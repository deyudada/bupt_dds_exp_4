==> flow/design.v <==
module standby(clk, times, is_final, rst, score1, score2, rgb_led,is_finish);  
    input clk;
    input times;
    input is_final,is_finish;
    input rst;
    input [3:0] score1, score2;
    output reg [15:0] rgb_led;
    reg [19:0] cnt;
    reg [3:0] score1_reg, score2_reg;
	 initial begin
		cnt<=20'd0;
	 end
    always @(posedge clk or negedge rst) begin
        if (!rst) begin
            score1_reg <= 4'b0;
            score2_reg <= 4'b0;
        end else begin
            score1_reg <= score1;
            score2_reg <= score2;
        end
    end
    always @(posedge clk or negedge rst) begin
        if (!rst) begin
            cnt <= 20'd0;
				end else if (!is_final && times) begin   
            if (cnt >= 20'd100001) begin
                cnt <= 20'd0;
            end else begin
                cnt <= cnt + 1;
            end
        end
    end
    always @(posedge clk or negedge rst) begin
        if (!rst) begin
            rgb_led <= 16'b0000_0000_0000_0000;
        end 
		  else if (!is_final) begin
            if (times) begin
                if (rgb_led == 16'd0) begin
                    rgb_led <= 16'b0000_0000_0000_0001;
                end else if (cnt >= 20'd100000) begin
                    rgb_led <= {rgb_led[0],rgb_led[15:1]};
                end
					 end
				else begin
					rgb_led<=16'b0000_0000_0000_0000;
				end
        end
		  else begin
		  if(times)begin
            if (score1_reg > score2_reg) begin
                rgb_led <= 16'b1111_1111_0000_0000;
            end 
				else begin
                rgb_led <= 16'b0000_0000_1111_1111;
            end
			end
			else begin
				rgb_led<=16'b0000_0000_0000_0000;
			end
        end
    end
endmodule
* Reports on standby
Tool output for the design above, in the order of the flow. Line numbers count from 1 in the design file above. Operators carry their Yosys type and port widths (W data, S select, Z words). Library cell names are shortened. A cell with - has no value.
Design: top module standby, clock clk, cell library sky130hd, library corner tt_025C_1v80

* Word-level counts
Source: Yosys, flattened and elaborated, memories not mapped. Widths are those after wreduce. Registers that Yosys merges into a memory's read port (data or address) are not register bits. Print and check cells do not count. Equal cells are merged and count once.
Word-level totals: memories kept 0, latch bits 0, bits in writable memories 0, output and inout bits 16, flip-flop bits (word level) 44, bits in read-only memories 0, clocked read ports x word width 0
Cells by class: divide/modulo/power cells 0, shift-type cells 0, multiplexer cells 7, reduce/logical cells 3, $mul 0, magnitude comparators 3, bitwise logic cells 0, $add $sub $neg 1, equality and inequality tests 1
Operators by type and width (count):
- $mux W16 | 6
- $ge A20 B17 Y1 const B | 2
- $add A20 B1 Y20 const B | 1
- $mux W20 | 1
- $logic_not A16 Y1 | 1
- $ne A4 B1 Y1 const B | 1
- $gt A4 B4 Y1 | 1
- $logic_and A1 B1 Y1 | 1
- $logic_not A1 Y1 | 1

* Logic depth
Yosys ltp: most cells in a row. Word level: on the elaborated netlist, between registers, memories and ports. Mapped: between sequential cells and ports; inverters and the memories' decode and read muxes count.
Logic depth: depth after elaboration 5, ABC_AREA 0, depth in mapped cells 8, gate-level depth less buffers 7

* Mapped cells and area
Source: synth_stat.txt of the flow (Yosys; design flattened, memories mapped). It holds for the ABC_AREA given above (unset counts as 0); a run with the other value may have another netlist.
Cells by type:
- dfrtp_1 | count 44, total area 1.1E+03 um2
- a31oi_1 | count 17, total area 106.352 um2
- nor2_1 | count 26, total area 97.594 um2
- nand2_1 | count 24, total area 90.086 um2
- ha_1 | count 7, total area 87.584 um2
- a22o_1 | count 9, total area 78.826 um2
- nor4_1 | count 8, total area 50.048 um2
- and3_1 | count 7, total area 43.792 um2
- nand4_1 | count 6, total area 37.536 um2
- xor2_1 | count 4, total area 35.034 um2
- nand3_1 | count 6, total area 30.029 um2
- o21ai_1 | count 6, total area 30.029 um2
- inv_1 | count 7, total area 26.275 um2
- nor3_1 | count 5, total area 25.024 um2
- o21ai_0 | count 5, total area 25.024 um2
- a21o_1 | count 3, total area 22.522 um2
- a21oi_1 | count 4, total area 20.019 um2
- mux2i_1 | count 2, total area 20.019 um2
Other cell types: 23; their cells: 34.
Synthesis totals: chip area (Yosys) 2180.8 um2, flip-flops 44, cell count 224

* Path before layout
OpenSTA on the mapped netlist: ideal clock, no wires. The path of least setup slack (recovery checks aside). Input and output delay are each 20% of the period. Register names are those of the netlist, which keeps one name where synthesis merged equal registers.
Timing path after synthesis: path kind reg-to-reg, from register cnt[8], to register cnt[14], library setup time 0.121 ns, required time 2.399 ns, setup slack 0.604 ns, time at the first pin 0.000 ns, arrival 1.795 ns, delay of the path 1.916 ns, clock period 2.52 ns, driving pins on the path 7, synthesis period reached 1.916 ns
"delay of the path" = arrival - input delay + setup time. "driving pins on the path": output pins that drive a net of the path, with the launching flip-flop's if there is one; two outputs of one cell count as two. "synthesis period reached" is the clock period less the worst setup slack; recovery checks do not enter. This is arithmetic on one report: input and output delays are still those of the set period (20% each). The rows between start and end are the longest chain of elaborated cells between them; the timing report does not say that the signal goes this way. Where chains are equally long, one stands for them. Each line given opens the expression or statement behind the cell; cells for indexed reads and writes are added by Yosys, which also makes memories of some case tables. At most two assigning lines are given for a register; there are more.
On the way, after synthesis: cell sequence dfrtp_1 -> or4b_1 -> o41ai_2 -> a21o_1 -> buf_6 -> o21ai_1 -> a22o_1, length of the longest elaborated chain 2, elaborated cells between the ends (all ways) 3
Ends and longest elaborated chain, after synthesis:
- from (decl) | RTL line 8 | reg [19:0] cnt;
- from (assign) | RTL line 24 | cnt <= 20'd0;
- from (assign) | RTL line 29 | cnt <= cnt + 1;
- $add A20 B1 Y20 | RTL line 29
- $mux W20 | RTL line 26 | if (cnt >= 20'd100001) begin
- to (assign) | RTL line 27 | cnt <= 20'd0;
- to (assign) | RTL line 29
- to (decl) | RTL line 8

* Timing after layout
From the final timing report of run 1: the path of least setup slack in the routed layout; clock arrival at registers is part of the times.
Timing path after layout: path kind reg-to-reg, from register cnt[0], to register cnt[6], required time 2.56 ns, clock period 2.37 ns, time at the first pin 0.29 ns, driving pins on the path 9, setup slack 0.13 ns, library setup time 0.11 ns, arrival 2.42 ns
The rows between start and end are the longest chain of elaborated cells between them; the timing report does not say that the signal goes this way. Where chains are equally long, one stands for them. At most two assigning lines are given for a register; there are more.
On the way, after layout: cell sequence dfrtp_1 -> inv_1 -> ha_1 -> nor4b_1 -> buf_4 -> o41ai_2 -> a21o_1 -> o21ai_0 -> a22o_1, length of the longest elaborated chain 2, elaborated cells between the ends (all ways) 3
Ends and longest elaborated chain, after layout:
- from (decl) | RTL line 8 | reg [19:0] cnt;
- from (assign) | RTL line 24 | cnt <= 20'd0;
- from (assign) | RTL line 29 | cnt <= cnt + 1;
- $add A20 B1 Y20 | RTL line 29
- $mux W20 | RTL line 26 | if (cnt >= 20'd100001) begin
- to (assign) | RTL line 27 | cnt <= 20'd0;
- to (assign) | RTL line 29
- to (decl) | RTL line 8

--- measured runs ---
Below are 2 stored runs of the flow (Yosys, OpenROAD; platform sky130hd) on standby, each with its settings and what was measured, unordered. Constraints: input delay and output delay 20% of the set period each, output load 0.01 pF.
"achieved period": clock period set for the run, less the worst setup slack. It is reckoned from that one timing run; input and output delays stay at 20% of the period that was set.
"critical path time" is the time allowed to the run's worst setup path (the clock period less input and output delay, where it has them) less its slack. Clock arrival times count: a late capture clock shortens it, a late launch clock lengthens it.
By "power consumption" is meant OpenSTA's value without simulated activity: inputs other than the clock are taken to toggle once in ten clock periods, and the tool carries that through the logic.

[run 1] flow files
==> flow/run.sh <==
#!/bin/bash
# the make line also repeats the synthesis and layout settings of config.mk as NAME=value (left out here)
make -C /OpenROAD-flow-scripts/flow DESIGN_CONFIG=/design/flow/config.mk WORK_HOME=/design/flow/orfs CLKGATE_MAP_FILE= finish
==> flow/config.mk <==
export PLATFORM = sky130hd
export DESIGN_NAME = standby
export DESIGN_NICKNAME = standby
export VERILOG_FILES = /design/flow/design.v
export SDC_FILE = /design/flow/constraint.sdc
export NUM_CORES = 4
export LEC_CHECK = 0
export CAP_MARGIN = 20
export CORE_MARGIN = 2
export CORE_UTILIZATION = 40
export SETUP_SLACK_MARGIN = -0.19
export SLEW_MARGIN = 20
==> flow/constraint.sdc <==
create_clock -name core_clock -period 2.37 [get_ports {clk}]
set_input_delay 0.4740 -clock core_clock [delete_from_list [all_inputs] [get_ports {clk}]]
set_output_delay 0.4740 -clock core_clock [all_outputs]
set_load 0.01 [all_outputs]

[run 1] result: chip area in the Yosys report 2,180.8 um2; die outline area 6,059.1 um2; standard-cell area after layout 2,711.3 um2; utilization after layout 0.524; setup slack of the worst path 0.132 ns; final setup TNS 0.000 ns; power consumption 1.714 mW; achieved period 2.238 ns; critical path time 2.24 ns; worst path kind reg-to-reg

[run 2] flow files
==> flow/run.sh <==
#!/bin/bash
# the make line also repeats the synthesis and layout settings of config.mk as NAME=value (left out here)
make -C /OpenROAD-flow-scripts/flow DESIGN_CONFIG=/design/flow/config.mk WORK_HOME=/design/flow/orfs CLKGATE_MAP_FILE= finish
==> flow/config.mk <==
export PLATFORM = sky130hd
export DESIGN_NAME = standby
export DESIGN_NICKNAME = standby
export VERILOG_FILES = /design/flow/design.v
export SDC_FILE = /design/flow/constraint.sdc
export NUM_CORES = 4
export LEC_CHECK = 0
export CAP_MARGIN = 25
export CORE_ASPECT_RATIO = 1.13
export CORE_MARGIN = 2
export CORE_UTILIZATION = 15
export GPL_TIMING_DRIVEN = 0
export PLACE_DENSITY = 0.51
export SLEW_MARGIN = 20
export TNS_END_PERCENT = 40
==> flow/constraint.sdc <==
create_clock -name core_clock -period 1.57 [get_ports {clk}]
set_input_delay 0.3140 -clock core_clock [delete_from_list [all_inputs] [get_ports {clk}]]
set_output_delay 0.3140 -clock core_clock [all_outputs]
set_load 0.01 [all_outputs]

[run 2] result: chip area in the Yosys report 2,180.8 um2; die outline area 15,521.3 um2; standard-cell area after layout 3,264.4 um2; utilization after layout 0.232; setup slack of the worst path -0.466 ns; final setup TNS -9.442 ns; power consumption 3.158 mW; achieved period 2.036 ns; critical path time 2.04 ns; worst path kind reg-to-reg
--- end ---
