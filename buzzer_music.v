==> flow/design.v <==
module buzzer_music(
    input wire clk,        
    input wire rst,        
    input wire [3:0] note,  
    output reg buzzer      
);
    reg [15:0] divisor;   
    reg [15:0] counter;   
    always @(*) begin
        case(note)
            4'b0001: divisor = 2272;   
            4'b0010: divisor = 2024;   
            4'b0011: divisor = 1911;   
            4'b0100: divisor = 1703;   
            4'b0101: divisor = 1517;   
            4'b0110: divisor = 1432;   
            4'b0111: divisor = 1276;   
            4'b1000: divisor = 3822;   
            default: divisor = 2272;   
        endcase
    end
	 reg [31:0] cnt;
	 always@(posedge clk)begin
		case(cnt)
			32'h0000_0000:begin
			cnt <= cnt+1;
			end
		endcase
		end
    always @(posedge clk or posedge rst) begin
        if (rst) begin
            counter <= 0;
            buzzer <= 0;
        end else begin
            if (counter == divisor - 1) begin
                counter <= 0;
                buzzer <= ~buzzer;  
            end else begin
                counter <= counter + 1;
            end
        end
    end
endmodule
From RTL to reports: buzzer_music
What the tools print for buzzer_music, step after step.
Line numbers count from 1 in the design file above.
Operators: Yosys type, input widths -> output width; for muxes data width and select width s.
Cell names lack the library's common part.
{"block": "inputs", "design": "buzzer_music", "clock": "clk", "cell_library": "sky130hd", "pvt_corner": "tt_025C_1v80"}

Elaborated design
Yosys after proc, flatten, opt, wreduce and memory -nomap, before mapping. Enables and synchronous resets that opt folds into registers are not counted as muxes. Memory bits, and registers merged into a memory's read port (data or address), are not among the register bits. Print and check cells are not counted. Equal cells are merged and count once.
Yosys's memory passes give these memory sizes; they may raise the number of words (mostly to a power of two), join words into wider ones and drop unused or constant bits.
{"block": "bits", "register_bits": 17, "mem_bits_ro": 192, "memories": 1, "out_inout_bits": 1}
{"block": "op_classes", "addsub": 2, "eq_ne": 1, "mux": 1, "logic": 1}
{"block": "mem_list", "memory": "(no name shown)", "size": 16, "word_bits": 12, "read_ports": 1, "wr": 0, "line": 10, "rtl": "case(note)"}
{"block": "ops", "cell": "$eq 16x32->1", "count": 1}
{"block": "ops", "cell": "$sub 16x1->17 const B", "count": 1}
{"block": "ops", "cell": "$add 16x1->16 const B", "count": 1}
{"block": "ops", "cell": "$mux 16", "count": 1}
{"block": "ops", "cell": "$not 1->1", "count": 1}

Logic depth
Longest topological path by Yosys (ltp), each cell counted once; first at word level (registers and memories cut), then after technology mapping (sequential cells cut; the memories' decode and read muxes count).
{"block": "depth", "depth_word": 3, "ABC_AREA": 0, "ltp_mapped": 13}

Synthesis result
The flow's flattened synthesis, as Yosys stat reports it; memories are mapped. The netlist is that of the ABC_AREA named above (0 if unset); the other value can give another one.
The area totals of this step are shown rounded.
{"block": "synth_totals", "cells": 152, "mapped_area_um2": 1375, "ff_cells": 17, "buffers": 10}
{"block": "types", "cell": "dfrtp_1", "count": 17, "type_area_um2": 425.408}
{"block": "types", "cell": "xnor2_1", "count": 15, "type_area_um2": 131.376}
{"block": "types", "cell": "xor2_1", "count": 9, "type_area_um2": 78.826}
{"block": "types", "cell": "ha_1", "count": 6, "type_area_um2": 75.072}
{"block": "types", "cell": "mux2i_1", "count": 7, "type_area_um2": 70.067}
{"block": "types", "cell": "nor2_2", "count": 10, "type_area_um2": 62.56}
{"block": "types", "cell": "nor2_1", "count": 10, "type_area_um2": 37.536}
{"block": "types", "cell": "nand3_1", "count": 6, "type_area_um2": 30.029}
{"block": "types", "cell": "a2111oi_4", "count": 1, "type_area_um2": 27.526}
{"block": "types", "cell": "nand2_1", "count": 7, "type_area_um2": 26.275}
{"block": "types", "cell": "nand2b_1", "count": 4, "type_area_um2": 25.024}
{"block": "types", "cell": "nand4_1", "count": 4, "type_area_um2": 25.024}
{"block": "types", "cell": "buf_6", "count": 2, "type_area_um2": 22.522}
{"block": "types", "cell": "nand3b_1", "count": 3, "type_area_um2": 22.522}
{"block": "types", "cell": "buf_2", "count": 4, "type_area_um2": 20.019}
{"block": "types", "cell": "o21ai_0", "count": 4, "type_area_um2": 20.019}
{"block": "types", "cell": "o21ai_1", "count": 4, "type_area_um2": 20.019}
{"block": "types", "cell": "inv_1", "count": 5, "type_area_um2": 18.768}
Other cell types: 24; their cells: 34.

Worst setup path after synthesis
OpenSTA on the mapped netlist: ideal clock, no wires. The path of least setup slack (recovery checks aside). Input and output delay are each 20% of the period. Register names are those of the netlist, which keeps one name where synthesis merged equal registers.
{"block": "synth_path", "path_type": "input-to-reg", "startpoint": "in note[1]", "endpoint": "reg counter[10]", "tclk_ns": 3.19, "in_delay_ns": 0.638, "setup_ns": 0.119, "t_first_pin_ns": 0.638, "arrival_ns": 2.612, "setup_slack_ns": 0.458, "delay_ns": 2.093, "driving_pins": 11, "n_path_buf": 3, "period_less_setup_slack_ns": 2.732}
"delay_ns" is the arrival time less input delay plus setup time.
"driving_pins": output pins that drive a net of the path, with the launching flip-flop's if there is one; two outputs of one cell count as two.
"period_less_setup_slack_ns" = period - worst setup slack (recovery checks aside). The figure is calculated, with input and output delays left at 20% of the set period.
Between the ends stands the longest chain of elaborated cells between them, by number of cells; it is not shown to be the way that was timed. Of several equally long chains one is given.
Each line given opens the expression or statement behind the cell; cells for indexed reads and writes are added by Yosys, which also makes memories of some case tables.
A memory read counts as a cell of the chain, while the word-level depth stops at memories.
At most two assigning lines are given for a register; there are more.
{"block": "synth_between", "cell_sequence": "buf_2 > inv_1 > ha_1 > buf_2 > nand3b_1 > o21ai_1 > xnor2_1 > or3_4 > a2111oi_4 > buf_6 > nor2_2", "elab_chain_cells": 4}
{"block": "synth_rtl", "item": "start: declaration", "line": 4, "rtl": "input wire [3:0] note,"}
{"block": "synth_rtl", "item": "$mem_v2 16x12", "line": 10, "rtl": "case(note)"}
{"block": "synth_rtl", "item": "$sub 16x1->17", "line": 35, "rtl": "if (counter == divisor - 1) begin"}
{"block": "synth_rtl", "item": "$eq 16x32->1", "line": 35}
{"block": "synth_rtl", "item": "$mux 16", "line": 35}
{"block": "synth_rtl", "item": "end: assignment", "line": 36, "rtl": "counter <= 0;"}
{"block": "synth_rtl", "item": "end: assignment", "line": 39, "rtl": "counter <= counter + 1;"}
{"block": "synth_rtl", "item": "end: declaration", "line": 8, "rtl": "reg [15:0] counter;"}

Timing after layout
From the final timing report of flow run A: the path of least setup slack in the routed layout; clock arrival at registers is part of the times.
{"block": "layout_path", "path_type": "input-to-reg", "startpoint": "in note[0]", "endpoint": "reg buzzer", "tclk_ns": 3.08, "in_delay_ns": 0.62, "setup_ns": 0.07, "t_first_pin_ns": 0.62, "arrival_ns": 3.21, "setup_slack_ns": 0.10, "driving_pins": 12, "n_path_buf": 2}
Between the ends stands the longest chain of elaborated cells between them, by number of cells; it is not shown to be the way that was timed. Of several equally long chains one is given.
A memory read counts as a cell of the chain, while the word-level depth stops at memories.
{"block": "layout_between", "cell_sequence": "clkdlybuf4s50_1 > inv_1 > ha_1 > nand3b_1 > o21a_1 > ha_1 > inv_1 > a211oi_1 > o22ai_1 > a2111oi_4 > buf_12 > xor2_1", "elab_chain_cells": 3}
{"block": "layout_rtl", "item": "start: declaration", "line": 4, "rtl": "input wire [3:0] note,"}
{"block": "layout_rtl", "item": "$mem_v2 16x12", "line": 10, "rtl": "case(note)"}
{"block": "layout_rtl", "item": "$sub 16x1->17", "line": 35, "rtl": "if (counter == divisor - 1) begin"}
{"block": "layout_rtl", "item": "$eq 16x32->1", "line": 35}
{"block": "layout_rtl", "item": "end: assignment", "line": 33, "rtl": "buzzer <= 0;"}
{"block": "layout_rtl", "item": "end: assignment", "line": 37, "rtl": "buzzer <= ~buzzer;"}
{"block": "layout_rtl", "item": "end: declaration", "line": 5, "rtl": "output reg buzzer"}

Subject: flow runs of buzzer_music

Hi,

Stored flow runs of buzzer_music (2 of them; Yosys, OpenROAD, sky130hd). They differ in their settings and are not a sequence. Constraints: input delay and output delay 20% of the set period each, output load 0.01 pF.
"period_less_ws_ns": clock period set for the run, less the worst setup slack. It is reckoned from that one timing run; input and output delays stay at 20% of the period that was set.
"worst_setup_path_time_ns" is the time allowed to the run's worst setup path (the clock period less input and output delay, where it has them) less its slack. Clock arrival times count: a late capture clock shortens it, a late launch clock lengthens it.
"total_power_uw" rests on the timing tool's default activity at the inputs, not on a simulated workload.
Results are given in rounded form.

{"run": "flow run A", "settings": { "period_ns": 3.08, "SETUP_SLACK_MARGIN": -0.13, "CAP_MARGIN": 20, "CORE_MARGIN": 2, "CORE_UTILIZATION": 40, "SLEW_MARGIN": 20 }, "results": { "post_synth_area_um2": 1375, "design_die_area_um2": 3923, "finish.utilization_pct": 47.8, "final_setup_ws_ns": 0.096, "final_setup_tns_ns": 0.000, "worst_hold_slack_ns": 0.479, "total_power_uw": 494.8, "period_less_ws_ns": 2.984, "worst_setup_path_time_ns": 2.37, "critical_path_kind": "input-to-reg" }}
{"run": "flow run B", "settings": { "period_ns": 3.18, "CORE_UTILIZATION": 45, "SETUP_SLACK_MARGIN": 0.82, "PLACE_DENSITY": 0.87, "CORE_ASPECT_RATIO": 0.5, "CORE_MARGIN": 9, "ABC_AREA": 0, "GPL_TIMING_DRIVEN": 0, "MAX_ROUTING_LAYER": "met5", "CAP_MARGIN": 20, "SLEW_MARGIN": 20 }, "results": { "post_synth_area_um2": 1375, "design_die_area_um2": 5491, "finish.utilization_pct": 62.0, "final_setup_ws_ns": 0.624, "final_setup_tns_ns": 0.000, "worst_hold_slack_ns": 0.468, "total_power_uw": 547.9, "period_less_ws_ns": 2.556, "worst_setup_path_time_ns": 1.92, "critical_path_kind": "input-to-reg" }}

Regards
