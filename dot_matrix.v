==> flow/design.v <==
module dot_matrix (
    input wire clk,            
    input wire rst,            
    input wire stop,           
    input wire [3:0] dice1,    
    input wire [3:0] dice2,    
    output reg [7:0] row,      
    output reg [7:0] r_col,    
    output reg [7:0] g_col     
);
    reg [7:0] row_patterns;   
    reg [2:0] red_patterns[2:0];   
    reg [2:0] green_patterns[2:0];  
    reg [2:0] scan_index;          
    reg stop_flag;                 
    initial begin
        row <= 8'b1111_1111;
        r_col <= 8'b0000_0000;
        g_col <= 8'b0000_0000;
        stop_flag <= 0;
    end
    always @(*) begin
        case (dice1)
            4'b0001: begin red_patterns[0] = 3'b000; red_patterns[1] = 3'b010; red_patterns[2] = 3'b000; end
            4'b0010: begin red_patterns[0] = 3'b001; red_patterns[1] = 3'b000; red_patterns[2] = 3'b100; end
            4'b0011: begin red_patterns[0] = 3'b100; red_patterns[1] = 3'b010; red_patterns[2] = 3'b001; end
            default: begin red_patterns[0] = 3'b000; red_patterns[1] = 3'b000; red_patterns[2] = 3'b000; end
        endcase
        case (dice2)
            4'b0001: begin green_patterns[0] = 3'b000; green_patterns[1] = 3'b010; green_patterns[2] = 3'b000; end
            4'b0010: begin green_patterns[0] = 3'b001; green_patterns[1] = 3'b000; green_patterns[2] = 3'b100; end
            4'b0011: begin green_patterns[0] = 3'b100; green_patterns[1] = 3'b010; green_patterns[2] = 3'b001; end
            default: begin green_patterns[0] = 3'b000; green_patterns[1] = 3'b000; green_patterns[2] = 3'b000; end
        endcase
    end
    always @(posedge clk or negedge rst) begin
        if (!rst) begin
            row <= 8'b1111_1111;
            r_col <= 8'b0000_0000;
            g_col <= 8'b0000_0000;
            stop_flag <= 0;
        end else if (stop) begin
            stop_flag <= 1;  
        end else if (!stop_flag) begin
            case (scan_index)
                3'b000: begin row <= 8'b0111_1111; r_col[2:0] <= red_patterns[0]; g_col[2:0] <= green_patterns[0]; end
                3'b001: begin row <= 8'b1011_1111; r_col[2:0] <= red_patterns[1]; g_col[2:0] <= green_patterns[1]; end
                3'b010: begin row <= 8'b1101_1111; r_col[2:0] <= red_patterns[2]; g_col[2:0] <= green_patterns[2]; end
                default: begin row <= 8'b1111_1111; r_col <= 8'b0000_0000; g_col <= 8'b0000_0000; end
            endcase
            scan_index <= scan_index + 1;
        end
    end
endmodule
* From RTL to reports: dot_matrix *
Tool output for the design above, in the order of the flow.
Lines are those of the file above, counted from 1.
Operators carry their Yosys type and port widths (W data, S select, Z words).
The mark n/a stands for no value.

inputs
  design top = dot_matrix
  clock input = clk
  standard-cell library = sky130hd
  timing corner = tt_025C_1v80

* Word-level counts *
Counts by Yosys on the flattened word-level netlist (proc, flatten, opt, wreduce). Print and check cells are left out. Cells with the same type and inputs are merged into one.

cells by class
  $add $sub $neg = 1
  equal/unequal tests = 8
  muxes and demuxes = 9
  bitwise logic cells = 2
  reductions and logical operators = 5

operators with widths
  kind                   number
  $pmux W8 S3            1
  $pmux W3 S2            4
  $pmux W3 S3            2
  $eq A4 B2 Y1 const B   4
  $eq A4 B1 Y1 const B   2
  $reduce_or A2 Y1       2
  $mux W2                2
  $add A3 B1 Y3 const B  1
  $eq A3 B1 Y1 const B   1
  $eq A3 B2 Y1 const B   1
  $logic_not A3 Y1       1
  $reduce_and A3 Y1      1
  $not A1 Y1             2
  $reduce_and A2 Y1      1

bit counts
  flip-flop bits (word level) = 18
  input port bits = 11
  output and inout bits = 24
  word-level cells = 30

* Longest topological paths *
Longest topological path by Yosys (ltp), each cell counted once; first at word level (registers and memories cut), then after technology mapping (sequential cells cut; the memories' decode and read muxes count).

logic depth
  word-level depth = 4
  ABC_AREA = 0
  mapped depth = 4
  mapped depth without buffers = 4

* Netlist *
Yosys stat after the flow's synthesis: flattened, memories mapped to cells. It holds for the ABC_AREA given above (unset counts as 0); a run with the other value may have another netlist.
The area totals of this step are shown rounded.

mapped netlist
  cell count = 72
  synthesis area = 0.000787 mm²
  area of sequential cells = 0.000344 mm²
  flip-flop cells = 13
  buffer cells = 17

cell types
  type                       number  area in all (µm²)
  sky130_fd_sc_hd__dfrtp_1   7       175.168
  sky130_fd_sc_hd__buf_4     15      112.608
  sky130_fd_sc_hd__edfxtp_1  3       90.086
  sky130_fd_sc_hd__dfstp_2   3       78.826
  sky130_fd_sc_hd__o41ai_1   6       52.55
  sky130_fd_sc_hd__ha_1      4       50.048
  sky130_fd_sc_hd__o21ai_0   10      50.048
  sky130_fd_sc_hd__mux2i_1   4       40.038
  sky130_fd_sc_hd__or4b_4    2       27.526
  sky130_fd_sc_hd__nor4b_1   2       17.517
  sky130_fd_sc_hd__nand3b_1  2       15.014
  sky130_fd_sc_hd__buf_6     1       11.261
  sky130_fd_sc_hd__inv_1     3       11.261
  sky130_fd_sc_hd__o32a_1    1       10.01
  sky130_fd_sc_hd__xor2_1    1       8.758
  sky130_fd_sc_hd__conb_1    2       7.507
  sky130_fd_sc_hd__nor2_1    2       7.507
  sky130_fd_sc_hd__and2_1    1       6.256

Not listed: further types 3, cells in them 3.

* Path before layout *
Source: OpenSTA report_checks on the synthesized netlist (no wires, ideal clock, input and output delay 20% of the period each), path of least setup slack; recovery checks are left aside. Register names are those of the netlist, which keeps one name where synthesis merged equal registers.

timing path after synthesis
  path type = register to register
  start = reg scan_index[2]
  end = reg g_col[0]
  period = 1,610 ps
  setup time = 110 ps
  time at the first pin = 0 ps
  arrival time = 1,298 ps
  required time = 1,500 ps
  slack = 202 ps
  delay of the path = 1,408 ps
  stages = 4
  path buffers = 1
  period reached after synthesis = 1,408 ps

"delay of the path" = arrival - input delay + setup time.
"stages" counts driving pins, that of a launching flip-flop among them; a cell with two outputs on the path counts twice.
"period reached after synthesis" is the clock period less the worst setup slack; recovery checks do not enter. This is arithmetic on one report: input and output delays are still those of the set period (20% each).
The rows between start and end are the longest chain of elaborated cells between them; the timing report does not say that the signal goes this way. Where chains are equally long, one stands for them.
A line is the first line of the expression or statement that the cell stems from. Yosys adds cells for indexed reads and writes and turns some case tables into memories.
At most two assigning lines are given for a register; there are more.

on the way, after synthesis
  path through = sky130_fd_sc_hd__edfxtp_1 sky130_fd_sc_hd__buf_6 sky130_fd_sc_hd__or4b_4 sky130_fd_sc_hd__o41ai_1
  cells in the longest elaborated chain = 2
  elaborated cells between the ends (all ways) = 4
  source lines of those cells = 1
  classes of those cells = eq/ne (2); mux (1); reduce/logical (1)

ends and longest elaborated chain, after synthesis
  element          RTL line  RTL
  start, declared  14        reg [2:0] scan_index;
  start, assigned  51        scan_index <= scan_index + 1;
  $eq A3 B2 Y1     45        case (scan_index)
  $pmux W3 S3      45
  end, assigned    46        3'b000: begin row <= 8'b0111_1111; r_col[2:0] <= red_patterns[0]; g_col[2:0] <= green_patterns[0]; end
  end, assigned    47        3'b001: begin row <= 8'b1011_1111; r_col[2:0] <= red_patterns[1]; g_col[2:0] <= green_patterns[1]; end
  end, declared    9         output reg [7:0] g_col

* Worst path after layout *
From the final timing report of run A: the path of least setup slack in the routed layout; clock arrival at registers is part of the times.
The path's times are printed in steps of 10 ps; the period is the one set.

timing path post-layout
  path type = register to output
  start = reg row[6]
  end = out row[6]
  period = 2,040 ps
  external output delay = 410 ps
  time at the first pin = 270 ps
  arrival time = 1,330 ps
  required time = 1,630 ps
  slack = 300 ps
  stages = 2
  path buffers = 1

At most two assigning lines are given for a register; there are more.

on the way, post-layout
  path through = sky130_fd_sc_hd__dfstp_2 sky130_fd_sc_hd__clkdlybuf4s50_1
  cells in the longest elaborated chain = 0
  elaborated cells between the ends (all ways) = 0
  source lines of those cells = 0

ends and longest elaborated chain, post-layout
  element          RTL line  RTL
  start, declared  7         output reg [7:0] row,
  start, assigned  38        row <= 8'b1111_1111;
  start, assigned  46        3'b000: begin row <= 8'b0111_1111; r_col[2:0] <= red_patterns[0]; g_col[2:0] <= green_patterns[0]; end
  end, declared    7

Add stored flow runs of dot_matrix

Below are 2 stored runs of the flow (Yosys, OpenROAD; platform sky130hd) on dot_matrix, each with its settings and what was measured, unordered. Constraints: input delay and output delay 20% of the set period each, output load 0.01 pF.
By "clock period reached" is meant the clock period of the run minus its worst setup slack. This is arithmetic on one report: input and output delays are still those of the set period (20% each).
"time used up by the worst setup path" means the part of the period allowed to the worst setup path (the constraints hold back 20% at inputs and 20% at outputs) less its slack; where the path has registers, the arrival times of their clocks count too.
"overall power": no workload was simulated; the value follows from the tool's default switching activity.
"time used up by the worst setup path" is given in steps of 10 ps.
The measured numbers are rounded.
A setting shown as - is not set for that run.

setting or result                          run A               run B
period_ns                                  2.04                2.0
CORE_UTILIZATION                           34                  33
PLACE_DENSITY                              0.57                0.94
CELL_PAD_IN_SITES_GLOBAL_PLACEMENT         2                   0
CELL_PAD_IN_SITES_DETAIL_PLACEMENT         1                   -
ABC_AREA                                   0                   -
CTS_CLUSTER_SIZE                           30                  12
SLEW_MARGIN                                20                  20
MAX_ROUTING_LAYER                          met5                met4
CAP_MARGIN                                 20                  20
CORE_MARGIN                                2                   2
TNS_END_PERCENT                            -                   25
clock period reached (ps)                  1,742               1,740
overall power (uW)                         515                 522
standard-cell area after layout (mm²)      0.000982            0.000975
worst setup slack after layout (ps)        298                 260
overall die area (mm²)                     0.00272             0.00279
cell area after synthesis (mm²)            0.000787            0.000787
time used up by the worst setup path (ps)  1,330               1,340
worst setup path type                      register to output  register to output
sum of negative setup slack (ps)           0                   0
